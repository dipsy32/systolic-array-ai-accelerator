==> flow/design.v <==
`timescale 1ns / 1ps
module matrix_accelerator(
    input wire clk,
    input wire rst,
    input wire load_weight,
    input wire [31:0] activation_in, 
    output wire [95:0] result_out    
    );
    wire [31:0] skewed_activations;
    wire [95:0] zero_west_input;
    wire [31:0] array_input_n;
    assign zero_west_input = 96'd0;
    skew_buffer skew_unit (
        .clk(clk),
        .rst(rst),
        .raw_input(activation_in),
        .skewed_output(skewed_activations)
    );
    assign array_input_n = (load_weight) ? activation_in : skewed_activations;
    systolic_array array_core (
        .clk(clk),
        .rst(rst),
        .load_weight(load_weight),
        .in_n(array_input_n),      
        .in_w(zero_west_input),   
        .out_s(),                  
        .out_e(result_out)         
    );
endmodule
`timescale 1ns / 1ps
module pe(
    input wire clk,
    input wire rst,
    input wire load_weight,         
    input wire signed [7:0] in_n,   
    input wire signed [23:0] in_w,  
    output reg signed [7:0] out_s,  
    output reg signed [23:0] out_e  
    );
    reg signed [7:0] weight_reg;
    wire signed [15:0] mult_result;
    assign mult_result = in_n * weight_reg;
    always @(posedge clk or posedge rst) begin
        if (rst) begin
            weight_reg <= 8'd0;
            out_s <= 8'd0;
            out_e <= 24'd0;
        end
        else begin
            if (load_weight) begin
                weight_reg <= in_n;
                out_s <= in_n; 
                out_e <= in_w;
            end
            else begin
                out_s <= in_n;
                out_e <= in_w + {{8{mult_result[15]}}, mult_result}; 
            end
        end
    end
endmodule
`timescale 1ns / 1ps
module skew_buffer(
    input wire clk,
    input wire rst,             
    input wire [31:0] raw_input, 
    output wire [31:0] skewed_output 
    );
    wire [7:0] in0 = raw_input[7:0];
    wire [7:0] in1 = raw_input[15:8];
    wire [7:0] in2 = raw_input[23:16];
    wire [7:0] in3 = raw_input[31:24];
    reg [7:0] d1_1;
    reg [7:0] d2_1, d2_2;
    reg [7:0] d3_1, d3_2, d3_3;
    always @(posedge clk or posedge rst) begin
        if (rst) begin
            d1_1 <= 0;
            d2_1 <= 0; d2_2 <= 0;
            d3_1 <= 0; d3_2 <= 0; d3_3 <= 0;
        end
        else begin
            d1_1 <= in1;
            d2_1 <= in2;
            d2_2 <= d2_1;
            d3_1 <= in3;
            d3_2 <= d3_1;
            d3_3 <= d3_2;
        end
    end
    assign skewed_output[7:0]   = in0;   
    assign skewed_output[15:8]  = d1_1;  
    assign skewed_output[23:16] = d2_2;  
    assign skewed_output[31:24] = d3_3;  
endmodule
`timescale 1ns / 1ps
module systolic_array(
    input wire clk,
    input wire rst,
    input wire load_weight,        
    input wire [31:0] in_n,        
    input wire [95:0] in_w,        
    output wire [31:0] out_s,      
    output wire [95:0] out_e       
    );
    parameter ROWS = 4;
    parameter COLS = 4;
    wire signed [7:0]  conn_n [ROWS:0][COLS-1:0]; 
    wire signed [23:0] conn_w [ROWS-1:0][COLS:0]; 
    genvar i, j;
    generate
        for (j = 0; j < COLS; j = j + 1) begin : INPUT_MAP_N
            assign conn_n[0][j] = in_n[8*j +: 8]; 
        end
        for (i = 0; i < ROWS; i = i + 1) begin : INPUT_MAP_W
            assign conn_w[i][0] = in_w[24*i +: 24];
        end
        for (i = 0; i < ROWS; i = i + 1) begin : ROW_LOOP
            for (j = 0; j < COLS; j = j + 1) begin : COL_LOOP
                pe pe_inst (
                    .clk(clk),
                    .rst(rst),
                    .load_weight(load_weight),
                    .in_n(conn_n[i][j]),      
                    .in_w(conn_w[i][j]),      
                    .out_s(conn_n[i+1][j]),   
                    .out_e(conn_w[i][j+1])    
                );
            end
        end
        for (j = 0; j < COLS; j = j + 1) begin : OUTPUT_MAP_S
            assign out_s[8*j +: 8] = conn_n[ROWS][j];
        end
        for (i = 0; i < ROWS; i = i + 1) begin : OUTPUT_MAP_E
            assign out_e[24*i +: 24] = conn_w[i][COLS];
        end
    endgenerate
endmodule
# Step by step through the tools: matrix_accelerator
# What the tools print for matrix_accelerator, step after step.
# Lines are those of the file above, counted from 1.
# Not given: -
[inputs] design="matrix_accelerator" clk_port="clk" cell_library="sky130hd" corner="tt_025C_1v80"

# After elaboration
# Counts by Yosys on the flattened word-level netlist (proc, flatten, opt, wreduce). Print and check cells are left out. Cells with the same type and inputs are merged into one.
[word_totals] regBits=656 input_bits=35 output_inout_bits=96 wordCells=95
[classes] addsub=12 multipliers=16 mux=17
[op_table] cell="multiplier 8 x 8 -> 16 bit" n=16
[op_table] cell="two-way mux 24 bit" n=16
[op_table] cell="adder 24 bit" n=12
[op_table] cell="two-way mux 32 bit" n=1

# Depth
# Yosys ltp: most cells in a row. Word level: on the elaborated netlist, between registers, memories and ports. Mapped: between sequential cells and ports; inverters and the memories' decode and read muxes count.
[depth] ltp_word=4 ABC_AREA=0 depth_mapped=34

# Netlist
# The flow's flattened synthesis, as Yosys stat reports it; memories are mapped. The netlist is that of the ABC_AREA named above (0 if unset); the other value can give another one.
[by_type] cell="sky130_fd_sc_hd__fa_1" n=892 type_area_um2=1.79E+04
[by_type] cell="sky130_fd_sc_hd__dfrtp_1" n=624 type_area_um2=1.56E+04
[by_type] cell="sky130_fd_sc_hd__ha_1" n=714 type_area_um2=8.93E+03
[by_type] cell="sky130_fd_sc_hd__inv_1" n=1295 type_area_um2=4.86E+03
[by_type] cell="sky130_fd_sc_hd__and2_1" n=502 type_area_um2=3.14E+03
[by_type] cell="sky130_fd_sc_hd__xnor2_1" n=323 type_area_um2=2.83E+03
[by_type] cell="sky130_fd_sc_hd__nand2_1" n=627 type_area_um2=2.35E+03
[by_type] cell="sky130_fd_sc_hd__o21ai_0" n=323 type_area_um2=1616.55
[by_type] cell="sky130_fd_sc_hd__mux2_2" n=134 type_area_um2=1.51E+03
[by_type] cell="sky130_fd_sc_hd__a21oi_1" n=281 type_area_um2=1.41E+03
[by_type] cell="sky130_fd_sc_hd__nor2_1" n=362 type_area_um2=1.36E+03
[by_type] cell="sky130_fd_sc_hd__xor2_1" n=131 type_area_um2=1147.35
[by_type] cell="sky130_fd_sc_hd__a21o_1" n=134 type_area_um2=1.01E+03
[by_type] cell="sky130_fd_sc_hd__o21bai_1" n=90 type_area_um2=675.648
[by_type] cell="sky130_fd_sc_hd__nand2b_1" n=91 type_area_um2=569.296
[by_type] cell="sky130_fd_sc_hd__nor2b_1" n=75 type_area_um2=469.2
[by_type] cell="sky130_fd_sc_hd__clkbuf_1" n=104 type_area_um2=390.374
[by_type] cell="sky130_fd_sc_hd__nor3_1" n=71 type_area_um2=355.341
# Other cell types: 66; their cells: 524.
[mapped] stdcells=7297 yosys_area_mm2=0.0699158 seqArea_mm2=0.015615 flip_flops=624
# By module: a second synthesis without flattening, with its own total; a netlist apart from the flattened one above.
[unflattened] hier_cells=8766 hier_area_mm2=0.0829508
# Rows give one instance, submodules left out.
[by_module] module="pe" n_inst=16 n_cells=542 mod_area_mm2=0.0050711
[by_module] module="skew_buffer" n_inst=1 n_cells=57 mod_area_mm2=0.001265
[by_module] module="matrix_accelerator" n_inst=1 n_cells=37 mod_area_mm2=0.000548
[by_module] module="systolic_array" n_inst=1 n_cells=0 mod_area_mm2=0

# Worst setup path after synthesis
# OpenSTA on the mapped netlist: ideal clock, no wires. The path of least setup slack (recovery checks aside). Input and output delay are each 20% of the period. Register names are those of the netlist, which keeps one name where synthesis merged equal registers.
[synth_path] kind="input -> register" startpoint="input load_weight" endpoint="register array_core.ROW_LOOP[0].COL_LOOP[2].pe_inst.out_e[23]" period_ps=10300 in_delay_ps=2060 setup_time_ps=79 arrival_time_ps=9080 slack_ps=1141 path_delay_ps=7099 path_stages=28 period_less_setup_slack_ps=9159
# "path_delay_ps" is the arrival time less input delay plus setup time.
# "path_stages" counts driving pins, that of a launching flip-flop among them; a cell with two outputs on the path counts twice.
# "period_less_setup_slack_ps" = period - worst setup slack (recovery checks aside). The figure is calculated, with input and output delays left at 20% of the set period.
# Between the ends stands the longest chain of elaborated cells between them, by number of cells; it is not shown to be the way that was timed. Of several equally long chains one is given.
# Each line given opens the expression or statement behind the cell; cells for indexed reads and writes are added by Yosys, which also makes memories of some case tables.
# A register here has more assigning lines than the two given.
[synth_via] path_cell_list="sky130_fd_sc_hd__clkbuf_1 sky130_fd_sc_hd__clkbuf_1 sky130_fd_sc_hd__buf_1 sky130_fd_sc_hd__mux2i_1 sky130_fd_sc_hd__nor2b_1 sky130_fd_sc_hd__fa_1 sky130_fd_sc_hd__inv_1 sky130_fd_sc_hd__fa_1 sky130_fd_sc_hd__inv_1 sky130_fd_sc_hd__fa_1 sky130_fd_sc_hd__inv_1 sky130_fd_sc_hd__fa_1 sky130_fd_sc_hd__inv_1 sky130_fd_sc_hd__ha_1 sky130_fd_sc_hd__nand2_1 sky130_fd_sc_hd__o211ai_1 sky130_fd_sc_hd__nand2_1 sky130_fd_sc_hd__o2111ai_1 sky130_fd_sc_hd__o211ai_1 sky130_fd_sc_hd__xnor2_1 sky130_fd_sc_hd__ha_1 sky130_fd_sc_hd__a21o_1 sky130_fd_sc_hd__or3_1 sky130_fd_sc_hd__or3_1 sky130_fd_sc_hd__a211o_1 sky130_fd_sc_hd__and4_1 sky130_fd_sc_hd__nor3_1 sky130_fd_sc_hd__xor2_1" elab_chain_len=4 cone_cells=4 cone_lines=4
[synth_rtl] item="start, declared" line_no=5 source="input wire load_weight,"
[synth_rtl] item="two-way mux 32 bit" line_no=19 source="assign array_input_n = (load_weight) ? activation_in : skewed_activations;"
[synth_rtl] item="multiplier 8 x 8 -> 16 bit" line_no=42 source="assign mult_result = in_n * weight_reg;"
[synth_rtl] item="adder 24 bit" line_no=57 source="out_e <= in_w + {{8{mult_result[15]}}, mult_result};"
[synth_rtl] item="two-way mux 24 bit" line_no=50 source="if (load_weight) begin"
[synth_rtl] item="end, assigned" line_no=53 source="out_e <= in_w;"
[synth_rtl] item="end, assigned" line_no=57
[synth_rtl] item="end, declared" line_no=38 source="output reg signed [23:0] out_e"

# Path in the finished layout
# Path of least setup slack in the final report of run A (OpenROAD, finished layout, wires in). Where an end is a register, its clock arrival counts in the times.
# The report prints the path's times to 10 ps; the period is as set.
[layout_path] kind="input -> register" startpoint="input load_weight" endpoint="register array_core.ROW_LOOP[0].COL_LOOP[2].pe_inst.out_e[23]" period_ps=7460 in_delay_ps=1490 setup_time_ps=70 arrival_time_ps=7850 slack_ps=240 path_stages=29
# Between the ends stands the longest chain of elaborated cells between them, by number of cells; it is not shown to be the way that was timed. Of several equally long chains one is given.
# A register here has more assigning lines than the two given.
[layout_via] path_cell_list="sky130_fd_sc_hd__buf_16 sky130_fd_sc_hd__buf_12 sky130_fd_sc_hd__mux2i_4 sky130_fd_sc_hd__buf_6 sky130_fd_sc_hd__buf_6 sky130_fd_sc_hd__inv_4 sky130_fd_sc_hd__nand2_4 sky130_fd_sc_hd__fa_2 sky130_fd_sc_hd__inv_2 sky130_fd_sc_hd__fa_1 sky130_fd_sc_hd__fa_1 sky130_fd_sc_hd__inv_2 sky130_fd_sc_hd__fa_1 sky130_fd_sc_hd__inv_2 sky130_fd_sc_hd__ha_4 sky130_fd_sc_hd__nor3_1 sky130_fd_sc_hd__nor2_1 sky130_fd_sc_hd__nand2_1 sky130_fd_sc_hd__o2111ai_2 sky130_fd_sc_hd__o211ai_1 sky130_fd_sc_hd__xnor2_2 sky130_fd_sc_hd__ha_1 sky130_fd_sc_hd__a21o_1 sky130_fd_sc_hd__or3_4 sky130_fd_sc_hd__or3_1 sky130_fd_sc_hd__a211o_1 sky130_fd_sc_hd__and4_1 sky130_fd_sc_hd__nor3_2 sky130_fd_sc_hd__xor2_1" elab_chain_len=4 cone_cells=4 cone_lines=4
[layout_rtl] item="start, declared" line_no=5 source="input wire load_weight,"
[layout_rtl] item="two-way mux 32 bit" line_no=19 source="assign array_input_n = (load_weight) ? activation_in : skewed_activations;"
[layout_rtl] item="multiplier 8 x 8 -> 16 bit" line_no=42 source="assign mult_result = in_n * weight_reg;"
[layout_rtl] item="adder 24 bit" line_no=57 source="out_e <= in_w + {{8{mult_result[15]}}, mult_result};"
[layout_rtl] item="two-way mux 24 bit" line_no=50 source="if (load_weight) begin"
[layout_rtl] item="end, assigned" line_no=53 source="out_e <= in_w;"
[layout_rtl] item="end, assigned" line_no=57
[layout_rtl] item="end, declared" line_no=38 source="output reg signed [23:0] out_e"
# Some nets on the timed path still bear RTL names; the line given drives or declares the net.
[layout_nets] signal="array_core.ROW_LOOP[0].COL_LOOP[2].pe_inst.in_n[4]" line_no=19

Memo
Re: implementation data of matrix_accelerator

Measured results for matrix_accelerator: 2 stored runs of the Yosys and OpenROAD flow on sky130hd. The settings differ; the order carries no meaning. The constraints put input and output delay at 20% of the set period each and load the outputs with 0.01 pF.
"worst_setup_path_time_ps" is the time allowed to the run's worst setup path (the clock period less input and output delay, where it has them) less its slack. Clock arrival times count: a late capture clock shortens it, a late launch clock lengthens it.
"worst_setup_path_time_ps" is given in steps of 10 ps.

[flow] run A: files
==> flow/run.sh <==
#!/bin/bash
# the make line also repeats the synthesis and layout settings of config.mk as NAME=value (left out here)
make -C /OpenROAD-flow-scripts/flow DESIGN_CONFIG=/design/flow/config.mk WORK_HOME=/design/flow/orfs CLKGATE_MAP_FILE= finish
==> flow/config.mk <==
export PLATFORM = sky130hd
export DESIGN_NAME = matrix_accelerator
export DESIGN_NICKNAME = matrix_accelerator
export VERILOG_FILES = /design/flow/design.v
export SDC_FILE = /design/flow/constraint.sdc
export NUM_CORES = 4
export LEC_CHECK = 0
export CAP_MARGIN = 15
export CORE_ASPECT_RATIO = 1.27
export CORE_MARGIN = 5
export CORE_UTILIZATION = 35
export PLACE_DENSITY_LB_ADDON = 0.08
export SLEW_MARGIN = 20
==> flow/constraint.sdc <==
create_clock -name core_clock -period 7.46 [get_ports {clk}]
set_input_delay 1.4920 -clock core_clock [delete_from_list [all_inputs] [get_ports {clk}]]
set_output_delay 1.4920 -clock core_clock [all_outputs]
set_load 0.01 [all_outputs]

[flow] run A: metrics
[metrics] synth_chip_area_mm2 = 0.0699158
[metrics] die_footprint_mm2 = 0.208862
[metrics] layout_stdcell_area_mm2 = 0.0803583
[metrics] util_pct = 40.3
[metrics] fin_ws_ps = 241
[metrics] setup_tns_ps = 0
[metrics] hold_worst_slack_ps = 346
[metrics] worst_setup_path_time_ps = 5730
[metrics] worst_setup_path_type = input -> register

[flow] run B: files
==> flow/run.sh <==
#!/bin/bash
# the make line also repeats the synthesis and layout settings of config.mk as NAME=value (left out here)
make -C /OpenROAD-flow-scripts/flow DESIGN_CONFIG=/design/flow/config.mk WORK_HOME=/design/flow/orfs CLKGATE_MAP_FILE= finish
==> flow/config.mk <==
export PLATFORM = sky130hd
export DESIGN_NAME = matrix_accelerator
export DESIGN_NICKNAME = matrix_accelerator
export VERILOG_FILES = /design/flow/design.v
export SDC_FILE = /design/flow/constraint.sdc
export NUM_CORES = 4
export LEC_CHECK = 0
export CAP_MARGIN = 30
export CORE_MARGIN = 2
export CORE_UTILIZATION = 17
export GPL_ROUTABILITY_DRIVEN = 1
export PLACE_DENSITY_LB_ADDON = 0.09
export SLEW_MARGIN = 30
==> flow/constraint.sdc <==
create_clock -name core_clock -period 7.11 [get_ports {clk}]
set_input_delay 1.4220 -clock core_clock [delete_from_list [all_inputs] [get_ports {clk}]]
set_output_delay 1.4220 -clock core_clock [all_outputs]
set_load 0.01 [all_outputs]

[flow] run B: metrics
[metrics] synth_chip_area_mm2 = 0.0699158
[metrics] die_footprint_mm2 = 0.416412
[metrics] layout_stdcell_area_mm2 = 0.0856822
[metrics] util_pct = 20.9
[metrics] fin_ws_ps = 102
[metrics] setup_tns_ps = 0
[metrics] hold_worst_slack_ps = 341
[metrics] worst_setup_path_time_ps = 5590
[metrics] worst_setup_path_type = input -> register
